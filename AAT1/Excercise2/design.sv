==> flow/design.v <==
module sec_min_counter (
  input  logic clk,
  input  logic rst,
  output logic [5:0] sec,
  output logic [5:0] min
);
  always_ff @(posedge clk or posedge rst) begin
    if (rst) begin
      sec <= 0;
      min <= 0;
    end
    else begin
      if (sec == 59) begin
        sec <= 0;
        if (min == 59)
          min <= 0;
        else
          min <= min + 1;
      end
      else begin
        sec <= sec + 1;
      end
    end
  end
endmodule
Tool chain data of sec_min_counter --
What the tools print for sec_min_counter, step after step. Line numbers count from 1 in the design file above. Library cell names are shortened. The mark n/a stands for no value.
Set-up: top module sec_min_counter, clock input clk, cell library sky130hd, timing corner tt_025C_1v80

Word-level counts --
Yosys after proc, flatten, opt, wreduce and memory -nomap, before mapping. Enables and synchronous resets that opt folds into registers are not counted as muxes. Memory bits, and registers merged into a memory's read port (data or address), are not among the register bits. Print and check cells are not counted. Equal cells are merged and count once.
Cells by class: add/sub/neg operators 2, eq/ne operators 2, multiplexer cells 2
Operators by type and width (number):
- adder 6 x 1 -> 6 bit (second input constant) | 2
- equality test 6 bit (second input constant) | 2
- two-way mux 6 bit | 2
Storage and ports: register bits 12, bits of input ports 2, output and inout port bits 12, cells after elaboration 8

Depth --
Depth = most cells in a row (Yosys ltp): at word level without a register or memory, in the mapped netlist without a sequential cell, where the memories' decode and read muxes count.
Logic depth: word-level depth 2, ABC_AREA 1, mapped depth 7, gate-level depth less buffers 7

Synthesis result --
The flow's flattened synthesis, as Yosys stat reports it; memories are mapped. The netlist is that of the ABC_AREA named above (0 if unset); the other value can give another one.
Cell types:
- dfrtp_1 | number 12, area in all 300.288 sq um
- nand2_1 | number 18, area in all 67.565 sq um
- nand3_1 | number 9, area in all 45.043 sq um
- inv_1 | number 10, area in all 37.536 sq um
- nor2_1 | number 10, area in all 37.536 sq um
- ha_1 | number 2, area in all 25.024 sq um
- o21ai_0 | number 3, area in all 15.014 sq um
- buf_6 | number 1, area in all 11.261 sq um
- nor2_4 | number 1, area in all 11.261 sq um
- a21oi_1 | number 2, area in all 10.01 sq um
- nand3_2 | number 1, area in all 10.01 sq um
- a21oi_2 | number 1, area in all 8.758 sq um
- xor2_1 | number 1, area in all 8.758 sq um
- nand3b_1 | number 1, area in all 7.507 sq um
- nor3b_1 | number 1, area in all 7.507 sq um
- nand4_1 | number 1, area in all 6.256 sq um
- nor3_1 | number 1, area in all 5.005 sq um
Synthesis totals: standard cells after synthesis 75, chip area (Yosys) 614.3 sq um, sequential part of the area 300.3 sq um, flip-flops 12, buffer cells 1

Path before layout --
Source: OpenSTA report_checks on the synthesized netlist (no wires, ideal clock, input and output delay 20% of the period each), path of least setup slack; recovery checks are left aside. Register names are those of the netlist, which keeps one name where synthesis merged equal registers.
Timing post-synthesis: path type reg-to-reg, start point reg sec[0], end point reg min[0], period 2430 ps, library setup time 83 ps, launch time at the first pin 0 ps, data arrival time 1110 ps, data required time 2347 ps, path slack 1238 ps, path delay 1193 ps, driving pins on the path 7, path buffers 1, synthesis period reached 1192 ps
"path delay" = arrival - input delay + setup time. "driving pins on the path" counts driving pins, that of a launching flip-flop among them; a cell with two outputs on the path counts twice. "synthesis period reached" is the clock period less the worst setup slack; recovery checks do not enter. This is arithmetic on one report: input and output delays are still those of the set period (20% each). Between the ends stands the longest chain of elaborated cells between them, by number of cells; it is not shown to be the way that was timed. Of several equally long chains one is given. A line is the first line of the expression or statement that the cell stems from. Yosys adds cells for indexed reads and writes and turns some case tables into memories. At most two assigning lines are given for a register; there are more.
Between the ends, post-synthesis: cells stage by stage dfrtp_1 > ha_1 > nand3_2 > nor2_4 > buf_6 > nand3_1 > o21ai_0, length of the longest elaborated chain 1, elaborated cells on any way between the ends 1, source lines of those cells 1, those cells by class 1 x eq/ne
Ends and longest elaborated chain, post-synthesis:
- from (decl) | line 4 | output logic [5:0] sec,
- from (assign) | line 9 | sec <= 0;
- from (assign) | line 21 | sec <= sec + 1;
- equality test 6 bit | line 13 | if (sec == 59) begin
- to (assign) | line 10 | min <= 0;
- to (assign) | line 18 | min <= min + 1;
- to (decl) | line 5 | output logic [5:0] min

Path in the finished layout --
Path of least setup slack in the final report of run A (OpenROAD, finished layout, wires in). Where an end is a register, its clock arrival counts in the times. The report prints the path's times to 10 ps; the period is as set.
Timing post-layout: path type reg-to-output, start point reg min[4], end point out min[4], period 2480 ps, output delay 500 ps, launch time at the first pin 240 ps, data arrival time 1230 ps, data required time 1980 ps, path slack 750 ps, driving pins on the path 2, path buffers 1
At most two assigning lines are given for a register; there are more.
Between the ends, post-layout: cells stage by stage dfrtp_1 > clkdlybuf4s50_1, length of the longest elaborated chain 0, elaborated cells on any way between the ends 0, source lines of those cells 0
Ends and longest elaborated chain, post-layout:
- from (decl) | line 5 | output logic [5:0] min
- from (assign) | line 10 | min <= 0;
- from (assign) | line 18 | min <= min + 1;
- to (decl) | line 5

Add stored flow runs of sec_min_counter

Settings and measured results of 2 stored flow runs for module sec_min_counter (sky130hd), not sorted in any way. The constraints put input and output delay at 20% of the set period each and load the outputs with 0.01 pF.
By "period reached" is meant the clock period of the run minus its worst setup slack. This is arithmetic on one report: input and output delays are still those of the set period (20% each).
"time on the worst setup path" = time allowed to the worst setup path (clock period - input delay - output delay, where it has them) - its slack; a late launch clock adds to it, a late capture clock takes from it.
"total power after layout" rests on the timing tool's default activity at the inputs, not on a simulated workload.
"time on the worst setup path" is known to 10 ps.

* Run A | settings: period_ns 2.48; CORE_UTILIZATION 15; ABC_AREA 1; CAP_MARGIN 5; MIN_ROUTING_LAYER met1; CORE_MARGIN 2; SLEW_MARGIN 20 | results: total power after layout 0.3780 mW; synthesized cell area 614.3 sq um; utilization after layout 0.211; die size 4,623.3 sq um; time on the worst setup path 1,230 ps; worst setup path kind reg-to-output; standard-cell area after layout 837.1 sq um; setup slack of the worst path 750 ps; period reached 1,730 ps; post-route setup TNS 0 ps
* Run B | settings: period_ns 1.64; CORE_UTILIZATION 35; CAP_MARGIN 20; CORE_MARGIN 2; SLEW_MARGIN 20 | results: total power after layout 0.4880 mW; synthesized cell area 590.6 sq um; utilization after layout 0.539; die size 2,031.8 sq um; time on the worst setup path 1,250 ps; worst setup path kind reg-to-output; standard-cell area after layout 830.8 sq um; setup slack of the worst path 57 ps; period reached 1,583 ps; post-route setup TNS 0 ps
